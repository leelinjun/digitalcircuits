==> flow/design.v <==
`timescale 1ns / 1ps
module disp(print,rst,key,clk,led,cea,ceb,cec,ced);
   output  [6:0] led;	
	input print;
	input  [7:0] key;
	input rst,clk;
	output cea,ceb,cec,ced;
	reg cea,ceb,cec,ced;
	reg [16:0]ctr;
	reg [26:0]counter;
	reg [1:0]ce;
	reg [2:0]roll;
	reg led;
	always @(posedge clk)
      begin
         if(rst) 
            begin
				   ctr <=0;			      
					counter<=0;					
					ce <=0;		
				end
			if(ctr[16])
			      begin							
						ce<=ce+2'b01;
					   ctr <= 1'b0;
					end
			else 	 begin ctr<=ctr+1'b1;counter<=counter+1'b1;end
			if(counter['d26])
			      begin
					   counter <=2'b0;
						if (roll===3'b111)
						roll<= 3'b000;
					   else begin roll <= roll+3'b001;	end					
					end
	      end
   always@(ce,key,print)
	begin
	case (ce)			
         2'b00: begin 
		case(roll+3'b000)
		4'b000:led<=7'b0001001;
		4'b001:led<=7'b1111001;
		4'b010:led<=7'b1001110;
		4'b011:led<=7'b1000000;
		4'b100:led<=7'b0011001;
		4'b101:led<=7'b1111001;
		4'b110:led<=7'b1000000;
		4'b111:led<=7'b0100100;
      4'b100:led<=7'b0001001;
		4'b1001:led<=7'b1111001;
		4'b1010:led<=7'b1001110;		
      default:led<=7'bx;
			endcase
			cea<=0;ceb<=1;cec<=1;ced<=1;
			end
			  2'b01: begin 
		case(roll+3'b001)
		4'b000:led<=7'b0001001;
		4'b001:led<=7'b1111001;
		4'b010:led<=7'b1001110;
		4'b011:led<=7'b1000000;
		4'b100:led<=7'b0011001;
		4'b101:led<=7'b1111001;
		4'b110:led<=7'b1000000;
		4'b111:led<=7'b0100100;
      4'b100:led<=7'b0001001;
		4'b1001:led<=7'b1111001;
		4'b1010:led<=7'b1001110;		
      default:led<=7'bx;
			endcase
			cea<=1;ceb<=0;cec<=1;ced<=1;
			end
			  2'b10: begin 
		case(roll+3'b010)
		4'b000:led<=7'b0001001;
		4'b001:led<=7'b1111001;
		4'b010:led<=7'b1001110;
		4'b011:led<=7'b1000000;
		4'b100:led<=7'b0011001;
		4'b101:led<=7'b1111001;
		4'b110:led<=7'b1000000;
		4'b111:led<=7'b0100100;
      4'b100:led<=7'b0001001;
		4'b1001:led<=7'b1111001;
		4'b1010:led<=7'b1001110;		
      default:led<=7'bx;
			endcase
			cea<=1;ceb<=1;cec<=0;ced<=1;
			end
			  2'b11: begin 
		case(roll+3'b011)
		4'b000:led<=7'b0001001;
		4'b001:led<=7'b1111001;
		4'b010:led<=7'b1001110;
		4'b011:led<=7'b1000000;
		4'b100:led<=7'b0011001;
		4'b101:led<=7'b1111001;
		4'b110:led<=7'b1000000;
		4'b111:led<=7'b0100100;
      4'b100:led<=7'b0001001;
		4'b1001:led<=7'b1111001;
		4'b1010:led<=7'b1001110;		
      default:led<=7'bx;
			endcase
			cea<=1;ceb<=1;cec<=1;ced<=0;
			end
			endcase
		if(print)
	begin 
      case(key)
      8'b00000001:led<=7'b0001001;
		8'b00000010:led<=7'b1111001;
		8'b00000100:led<=7'b1001110;
		8'b00001000:led<=7'b1000000;
		8'b00010000:led<=7'b0011001;
		8'b00100000:led<=7'b1111001;
		8'b01000000:led<=7'b1000000;
		8'b10000000:led<=7'b0100100;		
      default:led<=7'bx;
      endcase
	end
  end
endmodule
From RTL to reports: disp
What the tools print for disp, step after step.
Lines are those of the file above, counted from 1.
Cell names lack the library's common part.
{"block": "design", "design": "disp", "clk_port": "clk", "cell_library": "sky130hd", "pvt_corner": "tt_025C_1v80"}

After elaboration
Yosys after proc, flatten, opt, wreduce and memory -nomap, before mapping. Print and check cells are not counted.
Yosys's memory passes give these memory sizes; they may raise the number of words (mostly to a power of two), join words into wider ones and drop unused or constant bits.
{"block": "op_classes", "add_sub_neg": 7, "n_eq": 13, "n_mux": 13, "reduce_and_logical": 8}
{"block": "ops", "cell": "parallel mux 7 bit (select 6 bit)", "n": 1}
{"block": "ops", "cell": "parallel mux 7 bit (select 4 bit)", "n": 1}
{"block": "ops", "cell": "adder 27 x 1 -> 27 bit with constant B", "n": 1}
{"block": "ops", "cell": "two-way mux 27 bit", "n": 1}
{"block": "ops", "cell": "two-way mux 26 bit", "n": 1}
{"block": "ops", "cell": "adder 17 x 1 -> 17 bit with constant B", "n": 1}
{"block": "ops", "cell": "OR reduction 3 bit", "n": 4}
{"block": "ops", "cell": "adder 3 x 2 -> 4 bit with constant B", "n": 2}
{"block": "ops", "cell": "== test 8 x 1 -> 1 bit with constant B", "n": 1}
{"block": "ops", "cell": "== test 8 x 2 -> 1 bit with constant B", "n": 1}
{"block": "ops", "cell": "== test 8 x 3 -> 1 bit with constant B", "n": 1}
{"block": "ops", "cell": "== test 8 x 4 -> 1 bit with constant B", "n": 1}
{"block": "ops", "cell": "== test 8 x 5 -> 1 bit with constant B", "n": 1}
{"block": "ops", "cell": "== test 8 x 6 -> 1 bit with constant B", "n": 1}
{"block": "ops", "cell": "== test 8 x 7 -> 1 bit with constant B", "n": 1}
{"block": "ops", "cell": "== test 8 bit with constant B", "n": 1}
{"block": "ops", "cell": "two-way mux 4 bit", "n": 2}
{"block": "ops", "cell": "parallel mux 1 bit (select 2 bit)", "n": 4}
{"block": "ops", "cell": "two-way mux 7 bit", "n": 1}
{"block": "ops", "cell": "== test 2 bit with constant B", "n": 2}
{"block": "ops", "cell": "OR reduction 2 bit", "n": 2}
{"block": "ops", "cell": "adder 3 x 1 -> 4 bit with constant B", "n": 1}
{"block": "ops", "cell": "two-way mux 2 bit", "n": 2}
{"block": "ops", "cell": "adder 3 x 1 -> 3 bit with constant B", "n": 1}
{"block": "ops", "cell": "=== test 3 bit with constant B", "n": 1}
{"block": "ops", "cell": "adder 2 x 1 -> 2 bit with constant B", "n": 1}
{"block": "ops", "cell": "== test 2 x 1 -> 1 bit with constant B", "n": 1}
{"block": "ops", "cell": "!= test 2 bit with constant B", "n": 1}
Other operator kinds: 2; their cells: 2.
{"block": "bits", "regBits": 49, "rom_bits": 448, "clocked_rd_ports_x_width": 7, "mem_count": 4, "input_bits": 11, "output_inout_bits": 11, "word_cells": 50}
{"block": "mem_list", "memory": "(no name shown)", "words": 16, "width": 7, "read_ports": 1, "write_ports": 0, "line": 40, "text": "case(roll+3'b000)"}
{"block": "mem_list", "memory": "(no name shown)", "words": 16, "width": 7, "read_ports": 1, "write_ports": 0, "line": 57, "text": "case(roll+3'b001)"}
{"block": "mem_list", "memory": "(no name shown)", "words": 16, "width": 7, "read_ports": 1, "write_ports": 0, "line": 74, "text": "case(roll+3'b010)"}
{"block": "mem_list", "memory": "(no name shown)", "words": 16, "width": 7, "read_ports": 1, "write_ports": 0, "line": 91, "text": "case(roll+3'b011)"}

Logic depth
Longest topological path by Yosys (ltp), each cell counted once; first at word level (registers and memories cut), then after technology mapping (sequential cells cut; the memories' decode and read muxes count).
{"block": "logic_depth", "word_depth": 4, "ABC_AREA": 0, "mapped_depth": 10, "depth_no_buf": 8}

Netlist
Source: synth_stat.txt of the flow (Yosys; design flattened, memories mapped). It holds for the ABC_AREA given above (unset counts as 0); a run with the other value may have another netlist.
{"block": "types", "cell_type": "dfxtp_1", "n": 51, "type_area_um2": 1.02E+03}
{"block": "types", "cell_type": "ha_1", "n": 22, "type_area_um2": 275.264}
{"block": "types", "cell_type": "o21ai_0", "n": 36, "type_area_um2": 180.173}
{"block": "types", "cell_type": "edfxtp_1", "n": 5, "type_area_um2": 150.144}
{"block": "types", "cell_type": "nor2_1", "n": 37, "type_area_um2": 138.883}
{"block": "types", "cell_type": "nand2_1", "n": 35, "type_area_um2": 131.376}
{"block": "types", "cell_type": "xor2_1", "n": 14, "type_area_um2": 122.618}
{"block": "types", "cell_type": "a21oi_1", "n": 22, "type_area_um2": 110.106}
{"block": "types", "cell_type": "nand3_1", "n": 21, "type_area_um2": 105.101}
{"block": "types", "cell_type": "mux2i_1", "n": 9, "type_area_um2": 90.086}
{"block": "types", "cell_type": "xnor2_1", "n": 9, "type_area_um2": 78.826}
{"block": "types", "cell_type": "clkbuf_1", "n": 18, "type_area_um2": 67.565}
{"block": "types", "cell_type": "o211ai_1", "n": 9, "type_area_um2": 67.565}
{"block": "types", "cell_type": "nor3_1", "n": 13, "type_area_um2": 65.062}
{"block": "types", "cell_type": "a31oi_1", "n": 8, "type_area_um2": 50.048}
{"block": "types", "cell_type": "nand4_1", "n": 8, "type_area_um2": 50.048}
{"block": "types", "cell_type": "inv_1", "n": 13, "type_area_um2": 48.797}
{"block": "types", "cell_type": "o41ai_1", "n": 5, "type_area_um2": 43.792}
Other cell types: 42; their cells: 79.
{"block": "mapped", "cells": 414, "mapped_area_um2": 3448.3, "seqArea_um2": 1171.1, "ff_cells": 56, "buf_cells": 22}

Path before layout
OpenSTA on the mapped netlist: ideal clock, no wires. The path of least setup slack (recovery checks aside). Input and output delay are each 20% of the period. Register names are those of the netlist, which keeps one name where synthesis merged equal registers.
{"block": "synth_path", "path_type": "register to output", "startpoint": "register roll[0]", "endpoint": "output led[6]", "period_ps": 2520, "output_delay_ps": 504, "launch_ps": 0, "arrival_time_ps": 2172, "required_ps": 2016, "setup_slack_ps": -156, "delay_ps": 2172, "path_stages": 9, "n_path_buf": 1, "period_less_setup_slack_ps": 2676}
"delay_ps" = arrival - input delay + setup time.
A path that ends at an output port has no setup time.
"path_stages" counts driving pins, that of a launching flip-flop among them; a cell with two outputs on the path counts twice.
"period_less_setup_slack_ps" is the clock period less the worst setup slack; recovery checks do not enter. This is arithmetic on one report: input and output delays are still those of the set period (20% each).
Between the ends stands the longest chain of elaborated cells between them, by number of cells; it is not shown to be the way that was timed. Of several equally long chains one is given.
Each line given opens the expression or statement behind the cell; cells for indexed reads and writes are added by Yosys, which also makes memories of some case tables.
A memory read counts as a cell of the chain, while the word-level depth stops at memories.
{"block": "synth_via", "path_cell_list": "edfxtp_1 -> clkbuf_1 -> inv_1 -> ha_1 -> xor2_1 -> nor3_1 -> o21ai_0 -> a221oi_1 -> a2111oi_1", "elab_chain_len": 4, "cone_cells": 8, "lines_between": 5, "classes_between": "add/sub (3); mux (2); memory (3)"}
{"block": "synth_lines", "item": "from (decl)", "line": 12, "text": "reg [2:0]roll;"}
{"block": "synth_lines", "item": "from (assign)", "line": 32, "text": "roll<= 3'b000;"}
{"block": "synth_lines", "item": "from (assign)", "line": 33, "text": "else begin roll <= roll+3'b001; end"}
{"block": "synth_lines", "item": "adder 3 x 2 -> 4 bit", "line": 91, "text": "case(roll+3'b011)"}
{"block": "synth_lines", "item": "memory read (16 x 7 bit)", "line": 91}
{"block": "synth_lines", "item": "parallel mux 7 bit (select 4 bit)", "line": 38, "text": "case (ce)"}
{"block": "synth_lines", "item": "two-way mux 7 bit", "line": 108, "text": "if(print)"}
{"block": "synth_lines", "item": "to (decl)", "line": 3, "text": "output [6:0] led;"}

Worst path after layout
From the final timing report of job 1: the path of least setup slack in the routed layout; clock arrival at registers is part of the times.
The path's times are printed in steps of 10 ps; the period is the one set.
{"block": "layout_path", "path_type": "input to output", "startpoint": "input key[3]", "endpoint": "output led[6]", "period_ps": 5010, "in_delay_ps": 1000, "output_delay_ps": 1000, "launch_ps": 1000, "arrival_time_ps": 3440, "required_ps": 4010, "setup_slack_ps": 570, "path_stages": 5, "n_path_buf": 2}
Between the ends stands the longest chain of elaborated cells between them, by number of cells; it is not shown to be the way that was timed. Of several equally long chains one is given.
{"block": "layout_via", "path_cell_list": "clkdlybuf4s50_1 -> or4_1 -> o311a_1 -> a2111oi_1 -> clkdlybuf4s50_1", "elab_chain_len": 4, "cone_cells": 12, "lines_between": 2, "classes_between": "eq/ne (8); mux (2); reduce/logical (2)"}
{"block": "layout_lines", "item": "from (decl)", "line": 5, "text": "input [7:0] key;"}
{"block": "layout_lines", "item": "== test 8 x 7 -> 1 bit", "line": 110, "text": "case(key)"}
{"block": "layout_lines", "item": "OR reduction 2 bit"}
{"block": "layout_lines", "item": "parallel mux 7 bit (select 6 bit)", "line": 110}
{"block": "layout_lines", "item": "two-way mux 7 bit", "line": 108, "text": "if(print)"}
{"block": "layout_lines", "item": "to (decl)", "line": 3, "text": "output [6:0] led;"}

==> results <==
Top module disp; platform sky130hd; tools Yosys and OpenROAD; 2 stored runs in no particular order. Input and output delays are each 20% of the period that was set; the output load is 0.01 pF.
"clock_period_reached_ps" = clock period - worst setup slack. The figure is calculated, with input and output delays left at 20% of the set period.
"worst_path_ps" = time allowed to the worst setup path (clock period - input delay - output delay, where it has them) - its slack; a late launch clock adds to it, a late capture clock takes from it.
By "design_power_uw" is meant OpenSTA's value without simulated activity: inputs other than the clock are taken to toggle once in ten clock periods, and the tool carries that through the logic.
"worst_path_ps" is given in steps of 10 ps.

Job 1
==> flow/run.sh <==
#!/bin/bash
# the make line also repeats the synthesis and layout settings of config.mk as NAME=value (left out here)
make -C /OpenROAD-flow-scripts/flow DESIGN_CONFIG=/design/flow/config.mk WORK_HOME=/design/flow/orfs CLKGATE_MAP_FILE= finish
==> flow/config.mk <==
export PLATFORM = sky130hd
export DESIGN_NAME = disp
export DESIGN_NICKNAME = disp
export VERILOG_FILES = /design/flow/design.v
export SDC_FILE = /design/flow/constraint.sdc
export NUM_CORES = 4
export LEC_CHECK = 0
export CAP_MARGIN = 30
export CORE_MARGIN = 9
export CORE_UTILIZATION = 67
export CTS_CLUSTER_SIZE = 37
export GPL_ROUTABILITY_DRIVEN = 0
export GPL_TIMING_DRIVEN = 1
export HOLD_SLACK_MARGIN = 0.2
export MAX_ROUTING_LAYER = met4
export PLACE_DENSITY_LB_ADDON = 0.21
export SLEW_MARGIN = 30
==> flow/constraint.sdc <==
create_clock -name core_clock -period 5.01 [get_ports {clk}]
set_input_delay 1.0020 -clock core_clock [delete_from_list [all_inputs] [get_ports {clk}]]
set_output_delay 1.0020 -clock core_clock [all_outputs]
set_load 0.01 [all_outputs]

==> results of job 1, as JSON <==
{
  "final_util_pct": 77.3,
  "die_area_um2": 8053.3,
  "worst_path_ps": 2440,
  "critical_path_kind": "input to output",
  "yosys.chip_area_um2": 3448.3,
  "final_cell_area_um2": 3749.8,
  "setup_worst_slack_ps": 568,
  "clock_period_reached_ps": 4442,
  "fin_hold_ws_ps": 459,
  "design_power_uw": 737.6,
  "total_negative_slack_ps": 0
}

Job 2
==> flow/run.sh <==
#!/bin/bash
# the make line also repeats the synthesis and layout settings of config.mk as NAME=value (left out here)
make -C /OpenROAD-flow-scripts/flow DESIGN_CONFIG=/design/flow/config.mk WORK_HOME=/design/flow/orfs CLKGATE_MAP_FILE= finish
==> flow/config.mk <==
export PLATFORM = sky130hd
export DESIGN_NAME = disp
export DESIGN_NICKNAME = disp
export VERILOG_FILES = /design/flow/design.v
export SDC_FILE = /design/flow/constraint.sdc
export NUM_CORES = 4
export LEC_CHECK = 0
export CAP_MARGIN = 20
export CELL_PAD_IN_SITES_DETAIL_PLACEMENT = 2
export CORE_ASPECT_RATIO = 1.26
export CORE_MARGIN = 2
export CORE_UTILIZATION = 24
export CTS_CLUSTER_DIAMETER = 288
export CTS_CLUSTER_SIZE = 16
export GPL_ROUTABILITY_DRIVEN = 0
export GPL_TIMING_DRIVEN = 0
export MAX_ROUTING_LAYER = met4
export PLACE_DENSITY_LB_ADDON = 0.26
export SETUP_SLACK_MARGIN = 0.36
export SLEW_MARGIN = 15
export TNS_END_PERCENT = 65
==> flow/constraint.sdc <==
create_clock -name core_clock -period 1.67 [get_ports {clk}]
set_input_delay 0.3340 -clock core_clock [delete_from_list [all_inputs] [get_ports {clk}]]
set_output_delay 0.3340 -clock core_clock [all_outputs]
set_load 0.01 [all_outputs]

==> results of job 2, as JSON <==
{
  "final_util_pct": 42.9,
  "die_area_um2": 15349.3,
  "worst_path_ps": 2350,
  "critical_path_kind": "register to output",
  "yosys.chip_area_um2": 3448.3,
  "final_cell_area_um2": 6070.8,
  "setup_worst_slack_ps": -1014,
  "clock_period_reached_ps": 2684,
  "fin_hold_ws_ps": 486,
  "design_power_uw": 2681,
  "total_negative_slack_ps": -11682
}
