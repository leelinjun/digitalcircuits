==> flow/design.v <==
`timescale 1ns / 1ps
module clock(clk,rst,quick,num,cea,ceb,cec,ced,key);
	 input clk,rst,quick;
	 input [7:0]key;
    reg [16:0]ctr;
	 reg [26:0]counter;
	 output [7:0]num;
	 output  cea,ceb,cec,ced;
	 reg cea,ceb,cec,ced;
	 reg [1:0]ce;
    reg num;	
	 reg [3:0]digits,tens,hundreds;
	 reg num2,num1,num0;
	 always @(posedge clk)
      begin
         if(rst) 
            begin
				   ctr <=0;
			      num <=0;
					counter <=0;
					digits<=0;
					tens<=0;
					hundreds<=0;
					ce <=0;
				end
			if(ctr[16])
			      begin							
						ce<=ce+2'b01;
					   ctr <= 1'b0;
					end
			else 	 ctr<=ctr+1'b1;
			if(counter[24]&&(~quick))
			      begin
					   counter <=2'b0;
					   digits <= digits+4'd0001;		
					end
			else if (counter[20]&&(quick))
			     begin
					   counter <=2'b0;
					   digits <= digits+4'd0001;		
					end
			 else counter<=counter+1'b1;
			if(digits===4'd10)
			      begin
					   tens <= tens+1'd01;	
					   digits <= 0;
					end
			if(tens===4'd10)
			      begin
					   hundreds <= hundreds+1'd01;	
					   tens <= 0;
					end
			if(hundreds===4'd2&&tens===4'd0&& digits===4'd1)
			      begin
					   hundreds <= 0;	
					   tens <= 0;
						digits<=0;
					end
			               case(key)
                    8'b00000001:begin num<=7'b1001000;cea<=0;ceb<=0;cec<=0;ced<=0;end
		              8'b00000010:begin num<=7'b1001111;cea<=0;ceb<=0;cec<=0;ced<=0;end
		              8'b00000100:begin num<=7'b0111001;cea<=0;ceb<=0;cec<=0;ced<=0; end
		              8'b00001000:begin num<=7'b0000001;cea<=0;ceb<=0;cec<=0;ced<=0; end
		              8'b00010000:begin num<=7'b1001100;cea<=0;ceb<=0;cec<=0;ced<=0; end
		              8'b00100000:begin num<=7'b1001111;cea<=0;ceb<=0;cec<=0;ced<=0; end
		              8'b01000000:begin num<=7'b0000001;cea<=0;ceb<=0;cec<=0;ced<=0; end
		              8'b10000000:begin num<=7'b0010010;cea<=0;ceb<=0;cec<=0;ced<=0; end
        default:
		   begin
			case (ce)			
         2'b00: begin 
			case(digits)
			4'd0:num <=8'b10000001;
			4'd1:num <=8'b11001111;
			4'd2:num <=8'b10010010;
			4'd3:num <=8'b10000110;
			4'd4:num <=8'b11001100;
			4'd5:num <=8'b10100100;
			4'd6:num <=8'b10100000;
			4'd7:num <=8'b10001111;
			4'd8:num <=8'b10000000;
			4'd9:num <=8'b10000100;
			default:num0=8'bx;
			endcase
			cea<=1;ceb<=1;cec<=1;ced<=0;
			end
         2'b01: begin 
			case(tens)
			4'd0:num <=8'b10000001;
			4'd1:num <=8'b11001111;
			4'd2:num <=8'b10010010;
			4'd3:num <=8'b10000110;
			4'd4:num <=8'b11001100;
			4'd5:num <=8'b10100100;
			4'd6:num <=8'b10100000;
			4'd7:num <=8'b10001111;
			4'd8:num <=8'b10000000;
			4'd9:num <=8'b10000100;
			default:num0=8'bx;
			endcase
			cea<=1;ceb<=1;cec<=0;ced<=1; 
			end
			2'b10: begin 
			case(hundreds)
			4'd0:num <=8'b10000001;
			4'd1:num <=8'b11001111;
			4'd2:num <=8'b10010010;
			4'd3:num <=8'b10000110;
			4'd4:num <=8'b11001100;
			4'd5:num <=8'b10100100;
			4'd6:num <=8'b10100000;
			4'd7:num <=8'b10001111;
			4'd8:num <=8'b10000000;
			4'd9:num <=8'b10000100;
			default:num0=8'bx;
			endcase
			cea<=1;ceb<=0;cec<=1;ced<=1;
			end
			2'b11: begin num<=8'b10000001; cea<=1;ceb<=1;cec<=1;ced<=1; end
         default:num<=8'bx;
			endcase
			end
			endcase
		end
endmodule
Tool chain data of clock. What the tools print for clock, step after step. Line numbers count from 1 in the design file above. Operators: Yosys type, input widths -> output width; for muxes data width and select width s. Cell names lack the library's common part. Not given: --

Top module: clock. Clock: clk. Cell library: sky130hd. Library corner: tt_025C_1v80.

Word-level counts. Counts by Yosys on the flattened word-level netlist (proc, flatten, opt, wreduce; memories kept). Register bits leave out memories and registers merged into their read ports (data or address). Print and check cells are left out. Cells with the same type and inputs are merged into one.

Under register bits after elaboration stands 70. For bits of input ports the number is 11. Output and inout bits: 12. Elaborated cells: 100.

Add/subtract/negate cells: 6. The figure for eq/ne operators is 43. For mux-type cells the number is 17. Bitwise logic cells: 1. For reduce/logical cells the number is 22.

Operator list (count): $pmux 8 s10 (3); $eq 4x3->1 const B (12); $pmux 8 s6 (1); $pmux 8 s4 (1); $add 27x1->27 const B (1); $eq 4x2->1 const B (6); $eq 4x4->1 const B (6); $mux 4 (5); $add 17x1->17 const B (1); $add 4x1->4 const B (3); $eq 4x1->1 const B (3); $logic_not 4->1 (3); $reduce_or 2->1 (5); $reduce_or 3->1 (3); $eqx 4x1->1 const B (2); $eqx 4x4->1 const B (2); $eq 8x1->1 const B (1); $eq 8x2->1 const B (1); $eq 8x3->1 const B (1); $eq 8x4->1 const B (1); $eq 8x5->1 const B (1); $eq 8x6->1 const B (1); $eq 8x7->1 const B (1); $eq 8x8->1 const B (1); $reduce_or 8->1 (1); $mux 8 (1); $reduce_bool 2->1 (3); $pmux 1 s2 (3).

Other operator kinds: 11; their cells: 16.

Logic depth. Yosys ltp: most cells in a row. Word level: on the elaborated netlist, between registers, memories and ports. Mapped: between sequential cells and ports; inverters and the memories' decode and read muxes count.

For depth in word-level cells the number is 4. The entry for ABC_AREA reads 1. For depth in mapped cells the number is 15.

Mapped cells and area. Yosys stat after the flow's synthesis: flattened, memories mapped to cells. It holds for the ABC_AREA given above (unset counts as 0); a run with the other value may have another netlist. The area totals of this step are shown rounded.

Cell count: 686. The entry for chip area (Yosys) reads 4420 um2. Under flip-flops stands 68.

Cells by type (count): dfxtp_1 (66); nand2_1 (172); inv_1 (93); nand3_1 (65); nor2_1 (84); ha_1 (21); a21oi_1 (46); o21ai_0 (19); nand4_1 (15); nor2_4 (8); nor3_1 (16); edfxtp_1 (2); nand2_2 (8); nor2_2 (7); nand3_2 (4); or2_2 (6); xnor2_1 (4); nor3_4 (2).

Not listed: further types 23, cells in them 48.

Timing after synthesis. Source: OpenSTA report_checks on the synthesized netlist (no wires, ideal clock, input and output delay 20% of the period each), path of least setup slack; recovery checks are left aside. Register names are those of the netlist, which keeps one name where synthesis merged equal registers.

Path type: input -> register. From: input key[4]. To: register num[3]. The figure for clock period is 4.08 ns. Under input delay stands 0.816 ns. The entry for launch time at the first pin reads 0.816 ns. The figure for data arrival time is 1.785 ns. The figure for required time is 3.963 ns. For slack the number is 2.178 ns. Under delay of the path stands 1.086 ns. Under stages on the path stands 11. The figure for path buffers is 1. For synthesis period reached the number is 1.902 ns.

"delay of the path" is the arrival time less input delay plus setup time. "stages on the path": output pins that drive a net of the path, with the launching flip-flop's if there is one; two outputs of one cell count as two. "synthesis period reached" = period - worst setup slack (recovery checks aside). The figure is calculated, with input and output delays left at 20% of the set period. Between the ends stands the longest chain of elaborated cells between them, by number of cells; it is not shown to be the way that was timed. Of several equally long chains one is given. Each line given opens the expression or statement behind the cell; cells for indexed reads and writes are added by Yosys, which also makes memories of some case tables. At most two assigning lines are given for a register; there are more.

Cells stage by stage: nor2_1 -> inv_1 -> nor2_2 -> nand3_1 -> nand2_1 -> nor2_1 -> nand2_1 -> buf_6 -> a21oi_1 -> nand2_1 -> nand2_1. The figure for cells in the longest elaborated chain is 3. For elaborated cells between the ends (all ways) the number is 11. Those cells by class: 8 x eq/ne; 1 x mux; 2 x reduce/logical.

RTL lines, path post-synthesis: start: declaration (RTL line 4) `input [7:0]key;`; $eq 8x7->1 (RTL line 59) `case(key)`; $reduce_or 2->1; $pmux 8 s6 (RTL line 59); end: assignment (RTL line 60) `8'b00000001:begin num<=7'b1001000;cea<=0;ceb<=0;cec<=0;ced<=0;end`; end: assignment (RTL line 61) `8'b00000010:begin num<=7'b1001111;cea<=0;ceb<=0;cec<=0;ced<=0;end`; end: declaration (RTL line 7) `output [7:0]num;`.

Timing after layout. Path of least setup slack in the final report of run 1 (OpenROAD, finished layout, wires in). Where an end is a register, its clock arrival counts in the times.

Path type: input -> register. From: input rst. To: register num[2]. The figure for clock period is 3.43 ns. Under input delay stands 0.69 ns. The entry for launch time at the first pin reads 0.69 ns. The figure for data arrival time is 2.56 ns. The figure for required time is 3.71 ns. For slack the number is 1.16 ns. Under stages on the path stands 11. The figure for path buffers is 2.

Between the ends stands the longest chain of elaborated cells between them, by number of cells; it is not shown to be the way that was timed. Of several equally long chains one is given. At most two assigning lines are given for a register; there are more.

Cells stage by stage: clkdlybuf4s50_1 -> inv_1 -> clkbuf_1 -> nand2_1 -> nand3_1 -> nand2_1 -> nor2_1 -> nor2_1 -> nand2_1 -> nand2_1 -> nand2_1. The figure for cells in the longest elaborated chain is 4. For elaborated cells between the ends (all ways) the number is 6. Those cells by class: 6 x mux.

RTL lines, path after layout: start: declaration (RTL line 3) `input clk,rst,quick;`; $mux 8 (RTL line 16) `if(rst)`; $pmux 8 s10 (RTL line 104) `case(hundreds)`; $pmux 8 s4 (RTL line 70) `case (ce)`; $pmux 8 s6 (RTL line 59) `case(key)`; end: assignment (RTL line 60) `8'b00000001:begin num<=7'b1001000;cea<=0;ceb<=0;cec<=0;ced<=0;end`; end: assignment (RTL line 61) `8'b00000010:begin num<=7'b1001111;cea<=0;ceb<=0;cec<=0;ced<=0;end`; end: declaration (RTL line 7) `output [7:0]num;`.

# Flow runs of clock

Below are 2 stored runs of the flow (Yosys, OpenROAD; platform sky130hd) on clock, each with its settings and what was measured, unordered. Constraints: input delay and output delay 20% of the set period each, output load 0.01 pF. "clock period reached" means the clock period less the worst setup slack. The figure is calculated, with input and output delays left at 20% of the set period. "critical setup path time" = time allowed to the worst setup path (clock period - input delay - output delay, where it has them) - its slack; a late launch clock adds to it, a late capture clock takes from it. "total power of the final layout" is the tool's figure for a default switching activity; nothing was simulated. Results are given in rounded form.

Files of run 1:
==> flow/run.sh <==
#!/bin/bash
# the make line also repeats the synthesis and layout settings of config.mk as NAME=value (left out here)
make -C /OpenROAD-flow-scripts/flow DESIGN_CONFIG=/design/flow/config.mk WORK_HOME=/design/flow/orfs CLKGATE_MAP_FILE= finish
==> flow/config.mk <==
export PLATFORM = sky130hd
export DESIGN_NAME = clock
export DESIGN_NICKNAME = clock
export VERILOG_FILES = /design/flow/design.v
export SDC_FILE = /design/flow/constraint.sdc
export NUM_CORES = 4
export LEC_CHECK = 0
export ABC_AREA = 1
export CAP_MARGIN = 5
export CELL_PAD_IN_SITES_DETAIL_PLACEMENT = 0
export CORE_MARGIN = 2
export CORE_UTILIZATION = 28
export GPL_TIMING_DRIVEN = 0
export MAX_ROUTING_LAYER = met5
export PLACE_DENSITY_LB_ADDON = 0.05
export SLEW_MARGIN = 20
==> flow/constraint.sdc <==
create_clock -name core_clock -period 3.43 [get_ports {clk}]
set_input_delay 0.6860 -clock core_clock [delete_from_list [all_inputs] [get_ports {clk}]]
set_output_delay 0.6860 -clock core_clock [all_outputs]
set_load 0.01 [all_outputs]

Results of run 1. The measured cell area after synthesis is 4420 um2. The die footprint reads 16800 um2. The std-cell area (final layout) is 5200 um2. The post-layout utilization is 0.34. The worst slack on setup checks stands at 1.16 ns. The post-route setup TNS is 0.000 ns. For the worst hold slack in the final report the run shows 0.444 ns. The total power of the final layout is 2.11 mW. The clock period reached stands at 2.274 ns. The critical setup path time stands at 1.59 ns. Worst path kind: input -> register.

Files of run 2:
==> flow/run.sh <==
#!/bin/bash
# the make line also repeats the synthesis and layout settings of config.mk as NAME=value (left out here)
make -C /OpenROAD-flow-scripts/flow DESIGN_CONFIG=/design/flow/config.mk WORK_HOME=/design/flow/orfs CLKGATE_MAP_FILE= finish
==> flow/config.mk <==
export PLATFORM = sky130hd
export DESIGN_NAME = clock
export DESIGN_NICKNAME = clock
export VERILOG_FILES = /design/flow/design.v
export SDC_FILE = /design/flow/constraint.sdc
export NUM_CORES = 4
export LEC_CHECK = 0
export ABC_AREA = 1
export CAP_MARGIN = 5
export CORE_ASPECT_RATIO = 1.65
export CORE_MARGIN = 2
export CORE_UTILIZATION = 18
export CTS_CLUSTER_DIAMETER = 387
export CTS_CLUSTER_SIZE = 60
export GPL_ROUTABILITY_DRIVEN = 1
export GPL_TIMING_DRIVEN = 1
export HOLD_SLACK_MARGIN = 0.1
export MIN_ROUTING_LAYER = met2
export PLACE_DENSITY_LB_ADDON = 0.02
export SETUP_SLACK_MARGIN = 0.26
export SLEW_MARGIN = 20
==> flow/constraint.sdc <==
create_clock -name core_clock -period 1.92 [get_ports {clk}]
set_input_delay 0.3840 -clock core_clock [delete_from_list [all_inputs] [get_ports {clk}]]
set_output_delay 0.3840 -clock core_clock [all_outputs]
set_load 0.01 [all_outputs]

Results of run 2. The measured cell area after synthesis is 4420 um2. The die footprint reads 25900 um2. The std-cell area (final layout) is 6710 um2. The post-layout utilization is 0.278. The worst slack on setup checks stands at 0.151 ns. The post-route setup TNS is 0.000 ns. For the worst hold slack in the final report the run shows 0.441 ns. The total power of the final layout is 4.31 mW. The clock period reached stands at 1.769 ns. The critical setup path time stands at 1.77 ns. Worst path kind: register -> register.
